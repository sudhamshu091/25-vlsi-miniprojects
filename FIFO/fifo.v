==> flow/design.v <==
module FIFO( Clk, dataIn, RD, WR, EN, dataOut, Rst, EMPTY, FULL); 
input  Clk, RD, WR, EN, Rst;
output  EMPTY, FULL;
input   [31:0]    dataIn;
output reg [31:0] dataOut;  
reg [2:0]  Count = 0; 
reg [31:0] FIFO [0:7]; 
reg [2:0]  readCounter = 0, writeCounter = 0; 
assign EMPTY = (Count==0)? 1'b1:1'b0; 
assign FULL = (Count==8)? 1'b1:1'b0; 
always @ (posedge Clk) 
begin 
 if (EN==0); 
 else begin 
  if (Rst) begin 
   readCounter = 0; 
   writeCounter = 0; 
  end 
  else if (RD ==1'b1 && Count!=0) begin 
   dataOut  = FIFO[readCounter]; 
   readCounter = readCounter+1; 
  end 
  else if (WR==1'b1 && Count<8) begin
   FIFO[writeCounter]  = dataIn; 
   writeCounter  = writeCounter+1; 
  end 
  else; 
 end 
 if (writeCounter==8) 
  writeCounter=0; 
 else if (readCounter==8) 
  readCounter=0; 
 else;
 if (readCounter > writeCounter) begin 
  Count=readCounter-writeCounter; 
 end 
 else if (writeCounter > readCounter) 
  Count=writeCounter-readCounter; 
 else;
end 
endmodule
# Step by step through the tools: FIFO
# What the tools print for FIFO, step after step.
# Line numbers count from 1 in the design file above.
# Cell names lack the library's common part.
# Not given: n/a
dict set report design {
  top_module {FIFO}
  clk_port {Clk}
  cell_library {sky130hd}
  corner {tt_025C_1v80}
}

# Word-level counts
# Yosys after proc, flatten, opt, wreduce and memory -nomap, before mapping. Memory bits, and registers merged into a memory's read port (data or address), are not among the register bits. Print and check cells are not counted. Equal cells are merged and count once.
# Memory sizes are those after Yosys's memory passes, which may raise the word count (mostly to a power of two), join words into wider ones and drop unused or constant bits.
dict set report word_totals {
  n_memories 1
  clocked_rd_ports_x_width 32
  regBits 9
  ram_bits 256
  out_inout_bits 34
  wordCells 40
}
# memory size width rd write_ports line_no
set memory_table {}
lappend memory_table {FIFO 8 32 1 1 7} ;# reg [31:0] FIFO [0:7];
dict set report op_classes {
  n_cmp 3
  n_logic 1
  reduce_logical 6
  n_addsub 4
  muxes 22
}
# cell n
set ops {}
lappend ops {{2-to-1 mux 32 bit} 4}
lappend ops {{2-to-1 mux 3 bit} 13}
lappend ops {{adder 3 x 1 -> 3 bit with constant B} 2}
lappend ops {{subtractor 3 bit} 2}
lappend ops {{greater-than comparator 3 bit} 2}
lappend ops {{2-to-1 mux 1 bit} 5}
lappend ops {{less-than comparator 3 x 4 -> 1 bit with constant B} 1}
lappend ops {{zero test 3 bit} 1}
lappend ops {{AND reduction 3 bit} 1}
lappend ops {{nonzero test 3 bit} 1}
lappend ops {{logical AND 1 bit} 2}
lappend ops {{nonzero test 2 bit} 1}
lappend ops {{NOT 1 bit} 1}

# Depth
# Depth = most cells in a row (Yosys ltp): at word level without a register or memory, in the mapped netlist without a sequential cell, where the memories' decode and read muxes count.
dict set report depth {
  ltp_word 9
  abc_area 0
  ltp_mapped 12
  ltp_nobuf 10
}

# Netlist
# Yosys stat after the flow's synthesis: flattened, memories mapped to cells. It holds for the ABC_AREA given above (unset counts as 0); a run with the other value may have another netlist.
# cell_type n
set types {}
lappend types {edfxtp_1 291}
lappend types {mux4_2 64}
lappend types {nand2_1 104}
lappend types {dfxtp_1 6}
lappend types {ha_1 8}
lappend types {inv_1 13}
lappend types {nor2_1 11}
lappend types {fa_1 2}
lappend types {buf_2 7}
lappend types {clkbuf_1 9}
lappend types {buf_4 4}
lappend types {a2bb2oi_1 3}
lappend types {o22ai_1 4}
lappend types {o31ai_4 1}
lappend types {buf_1 5}
lappend types {a211oi_1 2}
lappend types {nand3b_1 2}
lappend types {and3_1 2}
# Other cell types: 23; their cells: 27.
dict set report synth_totals {
  ff_cells 297
  mapped_cells 565
  mapped_area_um2 11353.4
}

# Timing after synthesis
# Source: OpenSTA report_checks on the synthesized netlist (no wires, ideal clock, input and output delay 20% of the period each), path of least setup slack; recovery checks are left aside. Register names are those of the netlist, which keeps one name where synthesis merged equal registers.
dict set report synth_path {
  path_kind {input port to flip-flop}
  start {input port Rst}
  end {memory FIFO[0][0]}
  tclk_ns 4.81
  slack_ns 0.534
  n_path_buf 1
  t_arrival_ns 3.815
  setup_time_ns 0.461
  t_required_ns 4.349
  stages 4
  path_delay_ns 3.314
  period_less_setup_slack_ns 4.276
}
# "path_delay_ns" is the arrival time less input delay plus setup time.
# "stages": output pins that drive a net of the path, with the launching flip-flop's if there is one; two outputs of one cell count as two.
# "period_less_setup_slack_ns" is the clock period less the worst setup slack; recovery checks do not enter. This is arithmetic on one report: input and output delays are still those of the set period (20% each).
# The rows between start and end are the longest chain of elaborated cells between them; the timing report does not say that the signal goes this way. Where chains are equally long, one stands for them.
# A line is the first line of the expression or statement that the cell stems from. Yosys adds cells for indexed reads and writes and turns some case tables into memories.
# Only ways into the end's enable, where the timed path ends, are counted here.
dict set report synth_via {
  path_cell_list {nand2b_1 or3_1 buf_2 nor3_1}
  elab_chain_len 2
  cells_between 4
}
# item line_no
set synth_rtl {}
lappend synth_rtl {{start: declaration} 2} ;# input  Clk, RD, WR, EN, Rst;
lappend synth_rtl {{2-to-1 mux 3 bit} 15} ;# if (Rst) begin
lappend synth_rtl {{2-to-1 mux 3 bit} 13} ;# if (EN==0);
lappend synth_rtl {{end: declaration} 7} ;# reg [31:0] FIFO [0:7];

# Timing after layout
# From the final timing report of flow run A: the path of least setup slack in the routed layout; clock arrival at registers is part of the times.
dict set report layout_path {
  path_kind {input port to flip-flop}
  start {input port Rst}
  end {register Count[2]}
  t_required_ns 5.70
  n_path_buf 1
  stages 9
  t_arrival_ns 3.88
  slack_ns 1.82
  setup_time_ns 0.26
  tclk_ns 5.4
}
# The rows between start and end are the longest chain of elaborated cells between them; the timing report does not say that the signal goes this way. Where chains are equally long, one stands for them.
# The path ends at the data pin of a flip-flop with enable; ways to the enable are not counted.
dict set report layout_via {
  path_cell_list {clkdlybuf4s50_1 nand2b_1 o311ai_0 ha_1 inv_1 fa_1 o31a_1 a311oi_1 a211oi_1}
  elab_chain_len 5
  cells_between 10
}
# item line_no
set layout_rtl {}
lappend layout_rtl {{start: declaration} 2} ;# input  Clk, RD, WR, EN, Rst;
lappend layout_rtl {{2-to-1 mux 3 bit} 15} ;# if (Rst) begin
lappend layout_rtl {{2-to-1 mux 3 bit} 13} ;# if (EN==0);
lappend layout_rtl {{subtractor 3 bit} 38} ;# Count=writeCounter-readCounter;
lappend layout_rtl {{2-to-1 mux 3 bit} 37} ;# else if (writeCounter > readCounter)
lappend layout_rtl {{2-to-1 mux 3 bit} 34} ;# if (readCounter > writeCounter) begin
lappend layout_rtl {{end: assignment} 35} ;# Count=readCounter-writeCounter;
lappend layout_rtl {{end: assignment} 38}
lappend layout_rtl {{end: declaration} 6} ;# reg [2:0]  Count = 0;

; FIFO through Yosys and OpenROAD on sky130hd: 2 stored runs, unordered, with their settings and measured results. The constraints put input and output delay at 20% of the set period each and load the outputs with 0.01 pF.
; By "period_reached_ns" is meant the clock period of the run minus its worst setup slack. This is arithmetic on one report: input and output delays are still those of the set period (20% each).
; "critical_path_time_ns": the worst setup path's part of the clock period (all of it between registers, 20% less for each end at a port) less its slack. A launch clock that arrives late makes it longer, a capture clock that arrives late makes it shorter.
; "fin_power_mw": no workload was simulated; the value follows from the tool's default switching activity.

[flow run A: settings]
period_ns = 5.4
CORE_UTILIZATION = 27
PLACE_DENSITY_LB_ADDON = 0.25
CORE_ASPECT_RATIO = 1.72
CORE_MARGIN = 9
CELL_PAD_IN_SITES_GLOBAL_PLACEMENT = 2
CELL_PAD_IN_SITES_DETAIL_PLACEMENT = 0
TNS_END_PERCENT = 15
CTS_CLUSTER_DIAMETER = 45
CAP_MARGIN = 25
SLEW_MARGIN = 35
[flow run A: results]
die_footprint_um2 = 50027.7
fin_hold_ws_ns = 0.651
fin_ws_ns = 1.821
layout_utilization_frac = 0.335
critical_path_time_ns = 2.50
critical_path_type = input port to flip-flop
timing.setup.tns_ns = 0.000
yosys_chip_area_um2 = 11353.4
period_reached_ns = 3.579
final_cell_area_um2 = 13914.6
fin_power_mw = 6.173

[flow run B: settings]
period_ns = 5.3
CORE_UTILIZATION = 34
SETUP_SLACK_MARGIN = -0.49
PLACE_DENSITY_LB_ADDON = 0.13
CORE_ASPECT_RATIO = 0.79
GPL_ROUTABILITY_DRIVEN = 0
CTS_CLUSTER_SIZE = 86
CTS_CLUSTER_DIAMETER = 227
CAP_MARGIN = 20
CORE_MARGIN = 2
SLEW_MARGIN = 20
[flow run B: results]
die_footprint_um2 = 34880.8
fin_hold_ws_ns = 0.634
fin_ws_ns = 1.846
layout_utilization_frac = 0.39
critical_path_time_ns = 2.39
critical_path_type = input port to flip-flop
timing.setup.tns_ns = 0.000
yosys_chip_area_um2 = 11353.4
period_reached_ns = 3.454
final_cell_area_um2 = 12842.3
fin_power_mw = 5.036
